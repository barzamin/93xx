==> flow/design.v <==
module SOFT_ACCESS (
  input wire clk,
  input wire oe,
  input wire SSER,
  input wire BA13,
  input wire BA12,
  input wire BA7,
  input wire BA6,
  input wire BA5,
  input wire BA4,
  input wire BR_W,
  output wire p12,
  output wire p13,
  output wire p14,
  output wire p15,
  output wire p16,
  output wire p17,
  output wire p18,
  output reg SDRD
);
  reg q1;
  always @(posedge clk)
    q1 <= ((~SSER & ~BA13 & q1 & BA12 & ~BA7 & q3 & ~BA6 & ~q4 & BA5 & ~q5 & ~BA4 & q6 & BR_W)
         | (~SSER & ~BA13 & q1 & BA12 & BA7 & q3 & ~BA6 & ~q4 & ~BA5 & q5 & ~BA4 & q6 & BR_W)
         | (~SSER & ~BA13 & q1 & BA12 & q2 & q4 & BR_W)
         | (~SSER & ~BA13 & q1 & BA12 & BA7 & q3 & ~BA6 & ~q4 & BA5 & q5 & ~BA4 & ~q6 & BR_W)
         | (~SSER & ~BA13 & BA12 & q2 & ~q3 & q4 & BR_W)
         | (~SSER & ~BA13 & q1 & BA12 & BA7 & q3 & ~BA6 & ~q4 & ~BA5 & ~q5 & BA4 & ~q6 & BR_W)
         | (~SSER & ~BA13 & BA12 & ~q2 & ~q4 & BR_W));
  assign p18 = ~oe ? ~q1 : 1'bz;
  reg q2;
  always @(posedge clk)
    q2 <= ((~SSER & ~BA13 & q1 & BA12 & ~BA7 & ~BA6 & ~q4 & BA5 & ~q5 & ~BA4 & q6 & BR_W)
         | (~SSER & ~BA13 & q1 & BA12 & ~q2 & ~q4 & BR_W)
         | (~SSER & ~BA13 & q1 & BA12 & BA7 & ~BA6 & ~q4 & ~BA5 & q5 & ~BA4 & q6 & BR_W)
         | (~SSER & ~BA13 & ~q1 & BA12 & q2 & ~q3 & BR_W)
         | (~SSER & ~BA13 & q1 & BA12 & BA7 & ~BA6 & ~q4 & BA5 & q5 & ~BA4 & ~q6 & BR_W)
         | (~SSER & ~BA13 & ~q1 & BA12 & q3 & q4 & BR_W)
         | (~SSER & ~BA13 & q1 & BA12 & BA7 & ~BA6 & ~q4 & ~BA5 & ~q5 & BA4 & ~q6 & BR_W)
         | (~SSER & ~BA13 & q1 & BA12 & ~q3 & ~q4 & BR_W));
  assign p17 = ~oe ? ~q2 : 1'bz;
  reg q3;
  always @(posedge clk)
    q3 <= ((~SSER & ~BA13 & BA12 & ~BA7 & q3 & ~BA6 & ~q4 & BA5 & ~q5 & ~BA4 & q6 & BR_W)
         | (~SSER & ~BA13 & BA12 & BA7 & q3 & ~BA6 & ~q4 & ~BA5 & q5 & ~BA4 & q6 & BR_W)
         | (~SSER & ~BA13 & BA12 & BA7 & q3 & ~BA6 & ~q4 & BA5 & q5 & ~BA4 & ~q6 & BR_W)
         | (~SSER & ~BA13 & q1 & BA12 & q3 & q4 & BR_W)
         | (~SSER & ~BA13 & BA12 & BA7 & q3 & ~BA6 & ~q4 & ~BA5 & ~q5 & BA4 & ~q6 & BR_W)
         | (~SSER & ~BA13 & BA12 & ~q2 & q3 & BR_W)
         | (~SSER & ~BA13 & ~q1 & BA12 & q2 & ~q4 & BR_W));
  assign p16 = ~oe ? ~q3 : 1'bz;
  reg q4;
  always @(posedge clk)
    q4 <= ((~SSER & ~BA13 & BA12 & q2 & q4 & BR_W)
         | (~SSER & ~BA13 & q1 & BA12 & q2 & ~BA7 & q3 & ~BA6 & BA5 & ~q5 & ~BA4 & q6 & BR_W)
         | (~SSER & ~BA13 & q1 & BA12 & q2 & BA7 & q3 & ~BA6 & ~BA5 & q5 & ~BA4 & q6 & BR_W)
         | (~SSER & ~BA13 & q1 & BA12 & q4 & BR_W)
         | (~SSER & ~BA13 & q1 & BA12 & q2 & BA7 & q3 & ~BA6 & BA5 & q5 & ~BA4 & ~q6 & BR_W)
         | (~SSER & ~BA13 & BA12 & q3 & q4 & BR_W)
         | (~SSER & ~BA13 & q1 & BA12 & q2 & BA7 & q3 & ~BA6 & ~BA5 & ~q5 & BA4 & ~q6 & BR_W));
  assign p15 = ~oe ? ~q4 : 1'bz;
  reg q5;
  always @(posedge clk)
    q5 <= ((~SSER & ~BA13 & BA12 & BA7 & ~BA6 & ~q4 & ~BA5 & q5 & ~BA4 & q6 & BR_W)
         | (~SSER & ~BA13 & BA12 & ~BA7 & BA6 & q4 & ~BA5 & q5 & BA4 & ~q6 & BR_W)
         | (~SSER & ~BA13 & q1 & BA12 & q4 & q5 & BR_W)
         | (~SSER & ~BA13 & ~q1 & BA12 & q2 & q5 & BR_W)
         | (~SSER & ~BA13 & BA12 & ~q2 & q3 & q5 & BR_W)
         | (~SSER & ~BA13 & BA12 & BA7 & ~BA6 & ~q4 & BA5 & q5 & ~BA4 & ~q6 & BR_W)
         | (~SSER & ~BA13 & BA12 & ~q3 & ~q4 & q5 & BR_W)
         | (~SSER & ~BA13 & ~q1 & BA12 & ~q2 & ~BA7 & ~q3 & ~BA6 & q4 & BA5 & ~q5 & BA4 & ~q6 & BR_W));
  assign p14 = ~oe ? ~q5 : 1'bz;
  reg q6;
  always @(posedge clk)
    q6 <= ((~SSER & ~BA13 & BA12 & ~BA7 & ~BA6 & ~q4 & BA5 & ~q5 & ~BA4 & q6 & BR_W)
         | (~SSER & ~BA13 & BA12 & BA7 & BA6 & q4 & ~BA5 & q5 & ~BA4 & q6 & BR_W)
         | (~SSER & ~BA13 & q1 & BA12 & q4 & q6 & BR_W)
         | (~SSER & ~BA13 & ~q1 & BA12 & q2 & q6 & BR_W)
         | (~SSER & ~BA13 & BA12 & ~q2 & q3 & q6 & BR_W)
         | (~SSER & ~BA13 & BA12 & BA7 & ~BA6 & ~q4 & ~BA5 & q5 & ~BA4 & q6 & BR_W)
         | (~SSER & ~BA13 & BA12 & ~q3 & ~q4 & q6 & BR_W)
         | (~SSER & ~BA13 & ~q1 & BA12 & ~q2 & ~BA7 & ~q3 & BA6 & q4 & ~BA5 & q5 & BA4 & ~q6 & BR_W));
  assign p13 = ~oe ? ~q6 : 1'bz;
  always @(*) begin
    if      (~SSER & ~BA13 & BA12 & ~q3 & BR_W)  
      SDRD = ((~q1 & ~q4 & q6)
            | (q1  & q4  & q6)
            | (q1  & ~q4 & ~q6)
            | (~q1 & q4  & ~q6));
    else if (~SSER & ~BA13 & BA12 & q3 & BR_W)   
      SDRD = ((~q1 & ~q4 & q6)
            | (q1  & q4  & q6)
            | (q1  & ~q4 & ~q6)
            | (~q1 & q4  & ~q6));
    else  
      SDRD = 1'bz;
  end
endmodule
==> From RTL to reports: SOFT_ACCESS <==
Tool output for the design above, in the order of the flow.
Line numbers count from 1 in the design file above.
Cell names lack the library's common part.
{ "design": {"top_module": "SOFT_ACCESS", "clock": "clk", "cell_library": "sky130hd", "pvt_corner": "tt_025C_1v80"} }

==> Elaborated design <==
Source: Yosys, flattened and elaborated, memories not mapped. Widths are those after wreduce; folded enables and synchronous resets count as part of the registers. Registers that Yosys merges into a memory's read port (data or address) are not register bits. Print and check cells do not count. Equal cells are merged and count once.
{ "classes": {"logic": 276, "mux": 8} }
{ "op_table": {"columns": ["op", "n"], "rows": [
  ["bitwise AND 1 bit", 222],
  ["OR 1 bit", 42],
  ["NOT 1 bit", 12],
  ["2-to-1 mux 1 bit", 8]
]} }
{ "word_totals": {"regBits": 6, "elab_cells": 290} }

==> Longest topological paths <==
Yosys ltp: most cells in a row. Word level: on the elaborated netlist, between registers, memories and ports. Mapped: between sequential cells and ports; inverters and the memories' decode and read muxes count.
{ "logic_depth": {"ltp_word": 19, "abc_area": 0, "depth_mapped": 5} }

==> Synthesis result <==
The flow's flattened synthesis, as Yosys stat reports it; memories are mapped. The netlist is that of the ABC_AREA named above (0 if unset); the other value can give another one.
{ "types": {"columns": ["cell", "n", "area_total_um2"], "rows": [
  ["dfxtp_1", 6, 120.115],
  ["xnor2_1", 3, 26.275],
  ["nor2_1", 5, 18.768],
  ["o32ai_2", 1, 16.266],
  ["o41ai_2", 1, 16.266],
  ["a211oi_1", 2, 15.014],
  ["a21oi_1", 3, 15.014],
  ["a221oi_2", 1, 15.014],
  ["a22oi_1", 2, 15.014],
  ["inv_2", 4, 15.014],
  ["nor3b_1", 2, 15.014],
  ["o31ai_2", 1, 12.512],
  ["clkbuf_1", 3, 11.261],
  ["inv_1", 3, 11.261],
  ["nand2_1", 3, 11.261],
  ["nand4bb_1", 1, 11.261],
  ["and3b_2", 1, 10.01],
  ["and4b_1", 1, 10.01]
]} }
Not listed: further types 21, cells in them 23.
{ "mapped": {"yosys_area_um2": 525.5, "cells": 66, "seq_area_um2": 120.1, "ff_cells": 6} }

==> Path before layout <==
Path of least setup slack by OpenSTA after synthesis, without wires, with an ideal clock, recovery checks aside; 20% of the period is set as input and as output delay. Where synthesis merged equal registers, the netlist keeps one of their names.
{ "synth_timing": {"kind": "input port to flip-flop", "from": "in BA5", "to": "reg q3", "stages": 4, "tclk_ns": 2.08, "arrival_time_ns": 1.418, "path_delay_ns": 1.089, "slack_ns": 0.576, "n_path_buf": 0, "required_ns": 1.993, "setup_ns": 0.087, "period_less_setup_slack_ns": 1.504} }
"path_delay_ns" is the arrival time less input delay plus setup time.
"stages" counts driving pins, that of a launching flip-flop among them; a cell with two outputs on the path counts twice.
"period_less_setup_slack_ns" = period - worst setup slack (recovery checks aside). The figure is calculated, with input and output delays left at 20% of the set period.
Between the ends stands the longest chain of elaborated cells between them, by number of cells; it is not shown to be the way that was timed. Of several equally long chains one is given.
A line is the first line of the expression or statement that the cell stems from. Yosys adds cells for indexed reads and writes and turns some case tables into memories.
{ "synth_via": {"path_cell_list": "or4b_1 -> o32ai_2 -> o21ai_2 -> a221oi_2", "elab_chain_len": 12, "cone_cells": 26, "classes_between": "logic (26)"} }
{ "synth_rtl": {"columns": ["item", "line_no", "text"], "rows": [
  ["start: declaration", 9, "input wire BA5,"],
  ["NOT 1 bit", 45, "| (~SSER & ~BA13 & BA12 & BA7 & q3 & ~BA6 & ~q4 & ~BA5 & q5 & ~BA4 & q6 & BR_W)"],
  ["bitwise AND 1 bit (5 in a row)", 45, null],
  ["OR 1 bit (6 in a row)", 44, "q3 <= ((~SSER & ~BA13 & BA12 & ~BA7 & q3 & ~BA6 & ~q4 & BA5 & ~q5 & ~BA4 & q6 & BR_W)"],
  ["end: assignment", 44, null],
  ["end: declaration", 42, "reg q3;"]
]} }

==> Timing after layout <==
Path of least setup slack in the final report of record 2 (OpenROAD, finished layout, wires in). Where an end is a register, its clock arrival counts in the times.
{ "layout_timing": {"kind": "flip-flop to output port", "from": "reg q6", "to": "out SDRD", "stages": 4, "tclk_ns": 1.35, "output_delay_ns": 0.27, "slack_ns": -0.05, "n_path_buf": 1, "required_ns": 1.08, "arrival_time_ns": 1.13} }
Between the ends stands the longest chain of elaborated cells between them, by number of cells; it is not shown to be the way that was timed. Of several equally long chains one is given.
{ "layout_via": {"path_cell_list": "dfxtp_2 -> xnor2_1 -> xnor2_1 -> clkdlybuf4s15_2", "elab_chain_len": 6, "cone_cells": 10, "classes_between": "mux (2); logic (8)"} }
{ "layout_rtl": {"columns": ["item", "line_no", "text"], "rows": [
  ["start: declaration", 73, "reg q6;"],
  ["start: assignment", 75, "q6 <= ((~SSER & ~BA13 & BA12 & ~BA7 & ~BA6 & ~q4 & BA5 & ~q5 & ~BA4 & q6 & BR_W)"],
  ["bitwise AND 1 bit", 91, "SDRD = ((~q1 & ~q4 & q6)"],
  ["OR 1 bit (3 in a row)", 91, null],
  ["2-to-1 mux 1 bit", 90, "else if (~SSER & ~BA13 & BA12 & q3 & BR_W)"],
  ["2-to-1 mux 1 bit", 85, "if      (~SSER & ~BA13 & BA12 & ~q3 & BR_W)"],
  ["end: declaration", 19, "output reg SDRD"]
]} }

Appendix: measured runs

Record of 2 stored runs of the RTL-to-layout flow on SOFT_ACCESS, platform sky130hd. The runs are unordered. Constraints: input delay and output delay 20% of the set period each, output load 0.01 pF.
"achieved clock period (ns)" means the clock period less the worst setup slack. The figure is calculated, with input and output delays left at 20% of the set period.
"worst setup path time (ns)" = time allowed to the worst setup path (clock period - input delay - output delay, where it has them) - its slack; a late launch clock adds to it, a late capture clock takes from it.
"finish__power__total" is the tool's figure for a default switching activity; nothing was simulated.

settings of record 1
{
  "period_ns": 2.18,
  "CORE_UTILIZATION": 48,
  "SETUP_SLACK_MARGIN": 0.14,
  "PLACE_DENSITY_LB_ADDON": 0.24,
  "CORE_ASPECT_RATIO": 0.63,
  "CELL_PAD_IN_SITES_GLOBAL_PLACEMENT": 0,
  "TNS_END_PERCENT": 35,
  "GPL_ROUTABILITY_DRIVEN": 1,
  "CTS_CLUSTER_DIAMETER": 279,
  "CAP_MARGIN": 20,
  "CORE_MARGIN": 2,
  "SLEW_MARGIN": 20
}
report of record 1: did not finish, floorplan, PDN-0185

settings of record 2
{
  "period_ns": 1.35,
  "CORE_UTILIZATION": 42,
  "PLACE_DENSITY": 0.73,
  "CORE_ASPECT_RATIO": 1.24,
  "TNS_END_PERCENT": 90,
  "GPL_TIMING_DRIVEN": 1,
  "MIN_ROUTING_LAYER": "met1",
  "MAX_ROUTING_LAYER": "met4",
  "CAP_MARGIN": 20,
  "CORE_MARGIN": 2,
  "SLEW_MARGIN": 20
}
report of record 2
yosys chip area after synthesis (um^2): 525.5
finish__design__die__area: 1551.8
finish__design__instance__area__stdcell: 860.8
finish__design__instance__utilization: 0.7227
finish__timing__setup__ws: -0.055
finish__timing__setup__tns: -0.112
finish__timing__hold__ws: 0.554
finish__power__total: 4.398e-04
achieved clock period (ns): 1.405
worst setup path time (ns): 1.13
worst setup path kind: flip-flop to output port
